==> flow/design.v <==
`timescale 1ns / 1ps
module LED_mux
	#(parameter N=19) 
	(
	input clk,rst,
	input[4:0] in0,in1,in2,in3,in4,in5, 
	output reg[7:0] seg_out,
	output reg[5:0] sel_out
    );
	 reg[N-1:0] r_reg=0;
	 reg[4:0] hex_out=0;
	 wire[N-1:0] r_nxt;
	 wire[2:0] out_counter;  
	 always @(posedge clk,negedge rst)
	 if(!rst) r_reg<=0;
	 else r_reg<=r_nxt;
	 assign r_nxt=(r_reg=={3'd5,{(N-3){1'b1}}})?19'd0:r_reg+1'b1; 
	 assign out_counter=r_reg[N-1:N-3];
	 always @(out_counter) begin
		 sel_out=6'b111_111;     
		 sel_out[out_counter]=1'b0;
	 end
	 always @* begin
		 hex_out=0;
			 casez(out_counter)
			 3'b000: hex_out=in0;
			 3'b001: hex_out=in1;
			 3'b010: hex_out=in2;
			 3'b011: hex_out=in3;
			 3'b100: hex_out=in4;
			 3'b101: hex_out=in5;
			 endcase
	 end
always @* begin
    case (hex_out[3:0])
        4'h0: seg_out[6:0] = 7'b1000000;  
        4'h1: seg_out[6:0] = 7'b1111001;  
        4'h2: seg_out[6:0] = 7'b0100100;  
        4'h3: seg_out[6:0] = 7'b0110000;  
        4'h4: seg_out[6:0] = 7'b0011001;  
        4'h5: seg_out[6:0] = 7'b0010010;  
        4'h6: seg_out[6:0] = 7'b0000010;  
        4'h7: seg_out[6:0] = 7'b1111000;  
        4'h8: seg_out[6:0] = 7'b0000000;  
        4'h9: seg_out[6:0] = 7'b0010000;  
        4'hA: seg_out[6:0] = 7'b0001000;  
        4'hB: seg_out[6:0] = 7'b0000011;  
        4'hC: seg_out[6:0] = 7'b1000110;  
        4'hD: seg_out[6:0] = 7'b0100001;  
        4'hE: seg_out[6:0] = 7'b0000110;  
        4'hF: seg_out[6:0] = 7'b0001110;  
        default: seg_out[6:0] = 7'b1111111;
    endcase
    seg_out[7] = ~hex_out[4];   
end
endmodule
module baud_generator
#(parameter N = 326,               
  parameter N_width = 9)
(
    input  wire clk,
    input  wire rst_n,
    output reg  s_tick
);
 reg[N_width-1:0] counter=0;
	 always @(posedge clk,negedge rst_n) begin
		if(!rst_n) counter<=0;
		else begin
			s_tick=0;
			if(counter==N-1) begin
				s_tick=1;
				counter<=0;
			end
			else begin
				counter<=counter+1;
			end
		end
	 end
endmodule
`timescale 1ns / 1ps
module led_function #(
    parameter turns = 25_000_000,    
    parameter W     = 10,            
    parameter D     = 6              
)(
    input  wire       clk,      
    input  wire       rst_n,    
    input  wire       rx,       
    output wire       tx,       
    output reg [4:0]  in0, in1, in2, in3, in4, in5   
);
  wire        s_tick;
  wire        rx_done_tick;
  wire [7:0]  rx_data;
  wire        tx_done_tick;
  baud_generator #(.N(326), .N_width(9)) baud_gen (
    .clk    (clk), 
    .rst_n  (rst_n), 
    .s_tick (s_tick)
  );
  uart_rx #(.DBIT(8), .SB_TICK(16)) u_rx (
    .clk          (clk),
    .rst_n        (rst_n),
    .rx           (rx),
    .s_tick       (s_tick),
    .rx_done_tick (rx_done_tick),
    .dout         (rx_data)
  );
uart_tx #(.DBIT(8), .SB_TICK(16)) u_tx (
  .clk         (clk),
  .rst_n       (rst_n),
  .s_tick      (s_tick),
  .tx_start    (rx_done_tick),
  .din         (rx_data),
  .tx_done_tick(tx_done_tick),
  .tx          (tx)
);
  reg [24:0] ctr;
  wire       tick = (ctr == turns);
  always @(posedge clk or negedge rst_n) begin
    if (!rst_n)            ctr <= 0;
    else if (ctr == turns) ctr <= 0;
    else                   ctr <= ctr + 1;
  end
  reg [5*W-1:0] banner, banner_nxt;
  localparam [5*W-1:0] INIT = {
    {1'b0,4'h0},{1'b0,4'h1},{1'b0,4'h2},
    {1'b0,4'h3},{1'b0,4'h4},{1'b0,4'h5},
    {1'b0,4'h6},{1'b0,4'h7},{1'b0,4'h8},
    {1'b0,4'h9}
  };
  reg        play,        play_nxt;
  reg        sel,         sel_nxt;
  reg [2:0]  pos,         pos_nxt;
  reg        blink_flag,  blink_flag_nxt;
  reg        cmd_move,    cmd_insert;
  reg [3:0]  digit;
  always @* begin
    play_nxt       = play;
    sel_nxt        = sel;
    pos_nxt        = pos;
    blink_flag_nxt = blink_flag;
    cmd_move       = 1'b0;
    cmd_insert     = 1'b0;
    digit          = 4'b0;
    if (tick)
      blink_flag_nxt = ~blink_flag;
    if (rx_done_tick) begin
      case (rx_data)
        8'h67, 8'h47: begin  
          play_nxt = 1'b1; sel_nxt = 1'b0;
        end
        8'h70, 8'h50: begin  
          play_nxt = 1'b0; sel_nxt = 1'b0;
        end
        8'h6D, 8'h4D: cmd_move = 1'b1;  
        default:
          if (sel && rx_data>=8'h30 && rx_data<=8'h39) begin
            cmd_insert = 1'b1;
            digit       = rx_data[3:0];
          end
      endcase
    end
    if (cmd_move) begin
      if (!sel) begin
        sel_nxt        = 1'b1;
        pos_nxt        = 3'd0;
        blink_flag_nxt = 1'b1;
      end else begin
        pos_nxt = (pos == D-1) ? 3'd0 : pos + 3'd1;
      end
    end
  end
  always @(posedge clk or negedge rst_n) begin
    if (!rst_n) begin
      banner     <= INIT;
      play       <= 1'b0;
      sel        <= 1'b0;
      pos        <= 3'd0;
      blink_flag <= 1'b0;
    end else begin
      play       <= play_nxt;
      sel        <= sel_nxt;
      pos        <= pos_nxt;
      blink_flag <= blink_flag_nxt;
      if (tick && play && !sel)
        banner <= { banner[5*W-6:0], banner[5*W-1:5] };
      if (cmd_insert && sel) begin
        banner_nxt                 = banner;
        banner_nxt[5*(W-1-pos)+:5] = {1'b0, digit};
        banner                     <= banner_nxt;
      end
    end
  end
  always @* begin
    in5 = banner[5*W-1   -:5];
    in4 = banner[5*W-6   -:5];
    in3 = banner[5*W-11  -:5];
    in2 = banner[5*W-16  -:5];
    in1 = banner[5*W-21  -:5];
    in0 = banner[5*W-26  -:5];
    if (sel && !blink_flag) begin
      case (pos)
        3'd0: in5 = 5'b00000;
        3'd1: in4 = 5'b00000;
        3'd2: in3 = 5'b00000;
        3'd3: in2 = 5'b00000;
        3'd4: in1 = 5'b00000;
        3'd5: in0 = 5'b00000;
      endcase
    end
  end
endmodule
module sevenseg_router (
    input  wire [7:0] seg,        
    input  wire [5:0] sel_n,      
    output reg  [6:0] HEX0, HEX1, HEX2, HEX3, HEX4, HEX5,
    output     [6:0] HEX6, HEX7   
);
    always @(*) begin
        {HEX0,HEX1,HEX2,HEX3,HEX4,HEX5} = {6{7'h7f}};
        if (!sel_n[0]) HEX0 = seg[6:0];
        if (!sel_n[1]) HEX1 = seg[6:0];
        if (!sel_n[2]) HEX2 = seg[6:0];
        if (!sel_n[3]) HEX3 = seg[6:0];
        if (!sel_n[4]) HEX4 = seg[6:0];
        if (!sel_n[5]) HEX5 = seg[6:0];
    end
    assign HEX6 = 7'h7f;   
    assign HEX7 = 7'h7f;
endmodule
module top_de2 (
    input  wire        clk,         
    input  wire        rst_n,       
    input  wire        rx,          
    output wire        tx,          
    output wire [6:0]  HEX0, HEX1, HEX2, HEX3, HEX4, HEX5, HEX6, HEX7
);
    wire [4:0] in0, in1, in2, in3, in4, in5;
    led_function #(
        .turns(25_000_000),
        .W    (10),
        .D    (6)
    ) core (
        .clk   (clk),
        .rst_n (rst_n),
        .rx    (rx),
        .tx    (tx),
        .in0   (in0),
        .in1   (in1),
        .in2   (in2),
        .in3   (in3),
        .in4   (in4),
        .in5   (in5)
    );
    wire [7:0] seg;
    wire [5:0] sel_n;
    LED_mux mux (
        .clk     (clk),
        .rst     (rst_n),
        .in0     (in0),
        .in1     (in1),
        .in2     (in2),
        .in3     (in3),
        .in4     (in4),
        .in5     (in5),
        .seg_out (seg),
        .sel_out (sel_n)
    );
    sevenseg_router r (
        .seg   (seg),
        .sel_n (sel_n),
        .HEX0  (HEX0),
        .HEX1  (HEX1),
        .HEX2  (HEX2),
        .HEX3  (HEX3),
        .HEX4  (HEX4),
        .HEX5  (HEX5),
        .HEX6  (HEX6),
        .HEX7  (HEX7)
    );
endmodule
`timescale 1ns / 1ps
module uart_rx #(parameter DBIT=8,SB_TICK=16)  
	(
		input clk,rst_n,
		input rx,
		input s_tick,
		output reg rx_done_tick,
		output[7:0] dout
    );
	 localparam[1:0] idle=2'b00,
							start=2'b01,
							data=2'b10,
							stop=2'b11;
	 reg[1:0] state_reg,state_nxt;
	 reg[3:0] s_reg,s_nxt;  
	 reg[2:0] n_reg,n_nxt;  
	 reg[7:0] b_reg,b_nxt;  
	 always @(posedge clk,negedge rst_n) begin
		if(!rst_n) begin
			state_reg<=idle;
			s_reg<=0;
			n_reg<=0;
			b_reg<=0;
		end
		else begin
			state_reg<=state_nxt;
			s_reg<=s_nxt;
			n_reg<=n_nxt;
			b_reg<=b_nxt;		
		end
	 end
	 always @* begin
		state_nxt=state_reg;
		s_nxt=s_reg;
		n_nxt=n_reg;
		b_nxt=b_reg;
		rx_done_tick=0;
		case(state_reg)
			 idle: if(rx==0) begin  
						s_nxt=0;
						state_nxt=start;
					 end						
			start: if(s_tick==1) begin  
						if(s_reg==7) begin
							s_nxt=0;
							n_nxt=0;
							state_nxt=data;
						end
						else s_nxt=s_reg+1;
					 end
		    data: if(s_tick==1) begin  
						if(s_reg==15) begin
							b_nxt={rx,b_reg[7:1]};
							s_nxt=0;
							if(n_reg==DBIT-1) state_nxt=stop;
							else n_nxt=n_reg+1;
						end
						else s_nxt=s_reg+1;
					 end
			 stop: if(s_tick==1) begin   
						if(s_reg==SB_TICK-1) begin
							rx_done_tick=1;
							state_nxt=idle;
						end
  						else s_nxt=s_reg+1;
					 end	
		 default: state_nxt=idle;
		endcase
	 end
	 assign dout=b_reg;
endmodule
`timescale 1ns / 1ps
module uart_tx #(parameter DBIT=8, SB_TICK=16)
	(
		input clk,rst_n,
		input s_tick, tx_start,
		input[7:0] din,
		output reg tx_done_tick,
		output tx
    );
	 localparam[1:0] idle=2'd0,
							start=2'd1,
							data=2'd2,
							stop=2'd3;
	 reg[1:0] state_reg,state_nxt;
	 reg[3:0] s_reg,s_nxt; 
	 reg[2:0] n_reg,n_nxt; 
	 reg[7:0] din_reg,din_nxt; 
	 reg tx_reg,tx_nxt;
	 always @(posedge clk,negedge rst_n) begin
		if(!rst_n) begin
			state_reg<=idle;
			s_reg<=0;
			n_reg<=0;
			din_reg<=0;
			tx_reg<=0;
		end
		else begin
			state_reg<=state_nxt;
			s_reg<=s_nxt;
			n_reg<=n_nxt;
			din_reg<=din_nxt;
			tx_reg<=tx_nxt;
		end
	 end
	 always @* begin
		 state_nxt=state_reg;
		 s_nxt=s_reg;
		 n_nxt=n_reg;
		 din_nxt=din_reg;
		 tx_nxt=tx_reg;
		 tx_done_tick=0;
		 case(state_reg)
				idle: begin 
							tx_nxt=1;
							if(tx_start==0) begin 
								din_nxt=din;
								s_nxt=0;
								state_nxt=start;
							end
						end
			  start: begin   
							tx_nxt=0;
							if(s_tick==1) begin
								if(s_reg==15) begin
									s_nxt=0;
									n_nxt=0;
									state_nxt=data;
								end
								else s_nxt=s_reg+1;
							end
						end
				data: begin  
							tx_nxt=din_reg[0];
							if(s_tick==1) begin
								if(s_reg==15) begin
									din_nxt=din_reg>>1;
									s_nxt=0;
									if(n_reg==DBIT-1) state_nxt=stop;
									else n_nxt=n_reg+1;
								end
								else s_nxt=s_reg+1;
							end
						end
				stop: begin  
							tx_nxt=1;
							if(s_tick==1) begin
								if(s_reg==SB_TICK-1) begin
									tx_done_tick=1;
									state_nxt=idle;
								end
								else s_nxt=s_reg+1;
							end
						end
			default: state_nxt=idle;
		 endcase
	 end
	 assign tx=tx_reg;
endmodule
== Tool chain data of top_de2 ==
What the tools print for top_de2, step after step.
Lines are those of the file above, counted from 1.
Operators carry their Yosys type and port widths (W data, S select, Z words).
Cell names lack the library's common part.
Not given: --

* Top: top_de2
* Clock port: clk
* Library: sky130hd
* Library corner: tt_025C_1v80

== Word-level counts ==
Yosys after proc, flatten, opt, wreduce and memory -nomap, before mapping. Memory bits, and registers merged into a memory's read port (data or address), are not among the register bits. Print and check cells are not counted. Equal cells are merged and count once.
Yosys's memory passes give these memory sizes; they may raise the number of words (mostly to a power of two), join words into wider ones and drop unused or constant bits.

* Register bits after elaboration: 145
* Memory bits (read-only): 112
* Memories: 1
* Bits of input ports: 3
* Word-level cells: 230

{| class="wikitable"
|+ Memories
! name !! words !! width !! read ports !! write ports !! line !! text
|-
| (name not given) || 16 || 7 || 1 || 0 || 35 || <nowiki>case (hex_out[3:0])</nowiki>
|}

* Add/sub/neg operators: 11
* Multipliers: 1
* Magnitude comparators: 2
* Equal/unequal tests: 51
* Shifts and indexed selects: 4
* Muxes and demuxes: 98
* Bitwise operators: 10
* Reduce/logical cells: 34

{| class="wikitable"
|+ Operators with widths
! operator !! number
|-
| $mux W4 || 27
|-
| $mux W50 || 2
|-
| $mul A3 B32 Y32 const A || 1
|-
| $shift A4 B33 Y50 || 1
|-
| $shift A5 B33 Y50 const A || 1
|-
| $and A50 B50 Y50 || 1
|-
| $or A50 B50 Y50 || 1
|-
| $not A50 Y50 || 1
|-
| $eq A8 B7 Y1 const B || 6
|-
| $mux W8 || 6
|-
| $mux W7 || 6
|-
| $mux W3 || 12
|-
| $neg A32 Y33 || 1
|-
| $mux W2 || 16
|-
| $ne A2 B2 Y1 const B || 14
|-
| $add A25 B1 Y25 const B || 1
|-
| $eq A25 B25 Y1 const B || 1
|-
| $mux W25 || 1
|-
| $pmux W4 S6 || 1
|-
| $add A19 B1 Y19 const B || 1
|-
| $eq A19 B19 Y1 const B || 1
|-
| $mux W19 || 1
|-
| $eq A3 B3 Y1 const B || 6
|-
| $reduce_and A8 Y1 || 2
|-
| $pmux W8 S2 || 1
|-
| $pmux W4 S4 || 1
|-
| $pmux W2 S4 || 2
|-
| $mux W1 || 15
|}

Other operator kinds: 38; their cells: 81.

== Depth ==
Depth = most cells in a row (Yosys ltp): at word level without a register or memory, in the mapped netlist without a sequential cell, where the memories' decode and read muxes count.

* Depth in word-level cells: 9
* ABC_AREA: 0
* Mapped depth: 16

== Netlist ==
Yosys stat after the flow's synthesis: flattened, memories mapped to cells. It holds for the ABC_AREA given above (unset counts as 0); a run with the other value may have another netlist.
The area totals of this step are shown rounded.

{| class="wikitable"
|+ Cell types
! cell type !! number !! total area (um^2)
|-
| dfrtp_1 || 121 || 3.03E+03
|-
| nand2_1 || 167 || 626.851
|-
| ha_1 || 37 || 462.944
|-
| dfstp_2 || 17 || 446.678
|-
| nor2_1 || 85 || 319.056
|-
| nand3_1 || 56 || 280.269
|-
| o21ai_0 || 56 || 280.269
|-
| xnor2_1 || 30 || 262.752
|-
| mux2i_1 || 21 || 210.202
|-
| a21oi_1 || 37 || 185.178
|-
| o211ai_1 || 18 || 135.13
|-
| mux2_2 || 11 || 123.869
|-
| inv_1 || 32 || 120.115
|-
| xor2_1 || 13 || 113.859
|-
| clkbuf_1 || 30 || 112.608
|-
| nand4_1 || 18 || 112.608
|-
| buf_4 || 14 || 105.101
|-
| and3_1 || 15 || 93.84
|}

Other cell types: 65; their cells: 230.

* Cell count: 1008
* Cell area after synthesis: 8790 um^2
* Flip-flops: 139

By module: a second synthesis without flattening, with its own total; a netlist apart from the flattened one above.

* Cells (unflattened synthesis): 1098
* Area (unflattened synthesis): 9930 um^2

Rows give one instance, submodules left out.

{| class="wikitable"
|+ Modules
! module !! times used !! cells !! area (um^2)
|-
| led_function || 1 || 655 || 5670
|-
| LED_mux || 1 || 157 || 1460
|-
| uart_tx || 1 || 99 || 1010
|-
| uart_rx || 1 || 89 || 962
|-
| baud_generator || 1 || 41 || 448
|-
| sevenseg_router || 1 || 57 || 372
|-
| top_de2 || 1 || 0 || 0.0
|}

== Worst setup path after synthesis ==
Path of least setup slack by OpenSTA after synthesis, without wires, with an ideal clock, recovery checks aside; 20% of the period is set as input and as output delay. Where synthesis merged equal registers, the netlist keeps one of their names.

* Path kind: reg2out
* From: register core.pos[0]
* To: output HEX5[3]
* Clock period: 4410 ps
* Output delay: 882 ps
* Launch time at the first pin: 0 ps
* Arrival time: 3175 ps
* Required time: 3528 ps
* Path slack: 353 ps
* Delay of the path: 3175 ps
* Stages: 13
* Period reached after synthesis: 4057 ps

"delay of the path" = arrival - input delay + setup time.
At an output port there is no setup time.
"stages" counts driving pins, that of a launching flip-flop among them; a cell with two outputs on the path counts twice.
"period reached after synthesis" = period - worst setup slack (recovery checks aside). The figure is calculated, with input and output delays left at 20% of the set period.
Between the ends stands the longest chain of elaborated cells between them, by number of cells; it is not shown to be the way that was timed. Of several equally long chains one is given.
Each line given opens the expression or statement behind the cell; cells for indexed reads and writes are added by Yosys, which also makes memories of some case tables.
A memory read counts as a cell of the chain, while the word-level depth stops at memories.

* Cells stage by stage: dfrtp_1 clkbuf_1 inv_1 ha_1 nand4b_1 and3_1 a221o_1 o41ai_2 ha_1 and4b_1 o2bb2ai_1 a211o_1 nand2_1
* Length of the longest elaborated chain: 6

{| class="wikitable"
|+ Ends and longest elaborated chain, post-synthesis
! item !! line !! text
|-
| start, declared || 134 || <nowiki>reg [2:0]  pos,         pos_nxt;</nowiki>
|-
| start, assigned || 179 || <nowiki>pos        <= 3'd0;</nowiki>
|-
| start, assigned || 184 || <nowiki>pos        <= pos_nxt;</nowiki>
|-
| $logic_not A3 Y1 || 203 || <nowiki>case (pos)</nowiki>
|-
| $mux W4 || 203 ||
|-
| $mux W4 || 202 || <nowiki>if (sel && !blink_flag) begin</nowiki>
|-
| $pmux W4 S6 || 25 || <nowiki>casez(out_counter)</nowiki>
|-
| $mem_v2 Z16 W7 || 35 || <nowiki>case (hex_out[3:0])</nowiki>
|-
| $mux W7 || 227 || <nowiki>if (!sel_n[5]) HEX5 = seg[6:0];</nowiki>
|-
| end, declared || 237 || <nowiki>output wire [6:0]  HEX0, HEX1, HEX2, HEX3, HEX4, HEX5, HEX6, HEX7</nowiki>
|}

== Path in the finished layout ==
Path of least setup slack in the final report of record 2 (OpenROAD, finished layout, wires in). Where an end is a register, its clock arrival counts in the times.
The path's times are printed in steps of 10 ps; the period is the one set.

* Path kind: reg2out
* From: register core.pos[0]
* To: output HEX1[4]
* Clock period: 3070 ps
* Output delay: 610 ps
* Launch time at the first pin: 470 ps
* Arrival time: 3600 ps
* Required time: 2460 ps
* Path slack: -1140 ps
* Stages: 17

Between the ends stands the longest chain of elaborated cells between them, by number of cells; it is not shown to be the way that was timed. Of several equally long chains one is given.
A memory read counts as a cell of the chain, while the word-level depth stops at memories.

* Cells stage by stage: dfrtp_1 ha_2 ha_1 nand3b_1 and3_4 a221o_1 a211oi_2 buf_4 buf_4 buf_4 buf_4 buf_4 nand2_2 a41oi_4 buf_6 nand2_4 buf_6
* Length of the longest elaborated chain: 6

{| class="wikitable"
|+ Ends and longest elaborated chain, post-layout
! item !! line !! text
|-
| start, declared || 134 || <nowiki>reg [2:0]  pos,         pos_nxt;</nowiki>
|-
| start, assigned || 179 || <nowiki>pos        <= 3'd0;</nowiki>
|-
| start, assigned || 184 || <nowiki>pos        <= pos_nxt;</nowiki>
|-
| $logic_not A3 Y1 || 203 || <nowiki>case (pos)</nowiki>
|-
| $mux W4 || 203 ||
|-
| $mux W4 || 202 || <nowiki>if (sel && !blink_flag) begin</nowiki>
|-
| $pmux W4 S6 || 25 || <nowiki>casez(out_counter)</nowiki>
|-
| $mem_v2 Z16 W7 || 35 || <nowiki>case (hex_out[3:0])</nowiki>
|-
| $mux W7 || 223 || <nowiki>if (!sel_n[1]) HEX1 = seg[6:0];</nowiki>
|-
| end, declared || 237 || <nowiki>output wire [6:0]  HEX0, HEX1, HEX2, HEX3, HEX4, HEX5, HEX6, HEX7</nowiki>
|}

Hand-over note for top_de2

Top module top_de2; platform sky130hd; tools Yosys and OpenROAD; 2 stored runs in no particular order. Input and output delays are each 20% of the period that was set; the output load is 0.01 pF.
"worst setup path time" is the time allowed to the run's worst setup path (the clock period less input and output delay, where it has them) less its slack. Clock arrival times count: a late capture clock shortens it, a late launch clock lengthens it.
"worst setup path time" is given in steps of 10 ps.
Values from the reports are rounded here.

Record 1
==> flow/run.sh <==
#!/bin/bash
# the make line also repeats the synthesis and layout settings of config.mk as NAME=value (left out here)
make -C /OpenROAD-flow-scripts/flow DESIGN_CONFIG=/design/flow/config.mk WORK_HOME=/design/flow/orfs CLKGATE_MAP_FILE= finish
==> flow/config.mk <==
export PLATFORM = sky130hd
export DESIGN_NAME = top_de2
export DESIGN_NICKNAME = top_de2
export VERILOG_FILES = /design/flow/design.v
export SDC_FILE = /design/flow/constraint.sdc
export NUM_CORES = 4
export LEC_CHECK = 0
export CAP_MARGIN = 20
export CELL_PAD_IN_SITES_DETAIL_PLACEMENT = 1
export CELL_PAD_IN_SITES_GLOBAL_PLACEMENT = 3
export CORE_MARGIN = 3
export CORE_UTILIZATION = 50
export MAX_ROUTING_LAYER = met5
export PLACE_DENSITY_LB_ADDON = 0.13
export SETUP_SLACK_MARGIN = -0.31
export SLEW_MARGIN = 20
==> flow/constraint.sdc <==
create_clock -name core_clock -period 3.65 [get_ports {clk}]
set_input_delay 0.7300 -clock core_clock [delete_from_list [all_inputs] [get_ports {clk}]]
set_output_delay 0.7300 -clock core_clock [all_outputs]
set_load 0.01 [all_outputs]

==> results of record 1 <==
did not finish, placement stopped with FLW-0024

Record 2
==> flow/run.sh <==
#!/bin/bash
# the make line also repeats the synthesis and layout settings of config.mk as NAME=value (left out here)
make -C /OpenROAD-flow-scripts/flow DESIGN_CONFIG=/design/flow/config.mk WORK_HOME=/design/flow/orfs CLKGATE_MAP_FILE= finish
==> flow/config.mk <==
export PLATFORM = sky130hd
export DESIGN_NAME = top_de2
export DESIGN_NICKNAME = top_de2
export VERILOG_FILES = /design/flow/design.v
export SDC_FILE = /design/flow/constraint.sdc
export NUM_CORES = 4
export LEC_CHECK = 0
export CAP_MARGIN = 20
export CELL_PAD_IN_SITES_DETAIL_PLACEMENT = 2
export CELL_PAD_IN_SITES_GLOBAL_PLACEMENT = 3
export CORE_MARGIN = 5
export CORE_UTILIZATION = 37
export CTS_CLUSTER_DIAMETER = 117
export GPL_ROUTABILITY_DRIVEN = 0
export HOLD_SLACK_MARGIN = 0.21
export MAX_ROUTING_LAYER = met4
export MIN_ROUTING_LAYER = met1
export PLACE_DENSITY_LB_ADDON = 0.26
export SETUP_SLACK_MARGIN = 0.43
export SLEW_MARGIN = 20
==> flow/constraint.sdc <==
create_clock -name core_clock -period 3.07 [get_ports {clk}]
set_input_delay 0.6140 -clock core_clock [delete_from_list [all_inputs] [get_ports {clk}]]
set_output_delay 0.6140 -clock core_clock [all_outputs]
set_load 0.01 [all_outputs]

==> results of record 2 <==
chip area after synthesis (Yosys): 8790 um^2
die area: 27000 um^2
utilization: 55.2 %
worst setup slack after layout: -1140 ps
total negative slack: -79700 ps
worst setup path time: 3600 ps
worst setup path kind: reg2out

End of note.
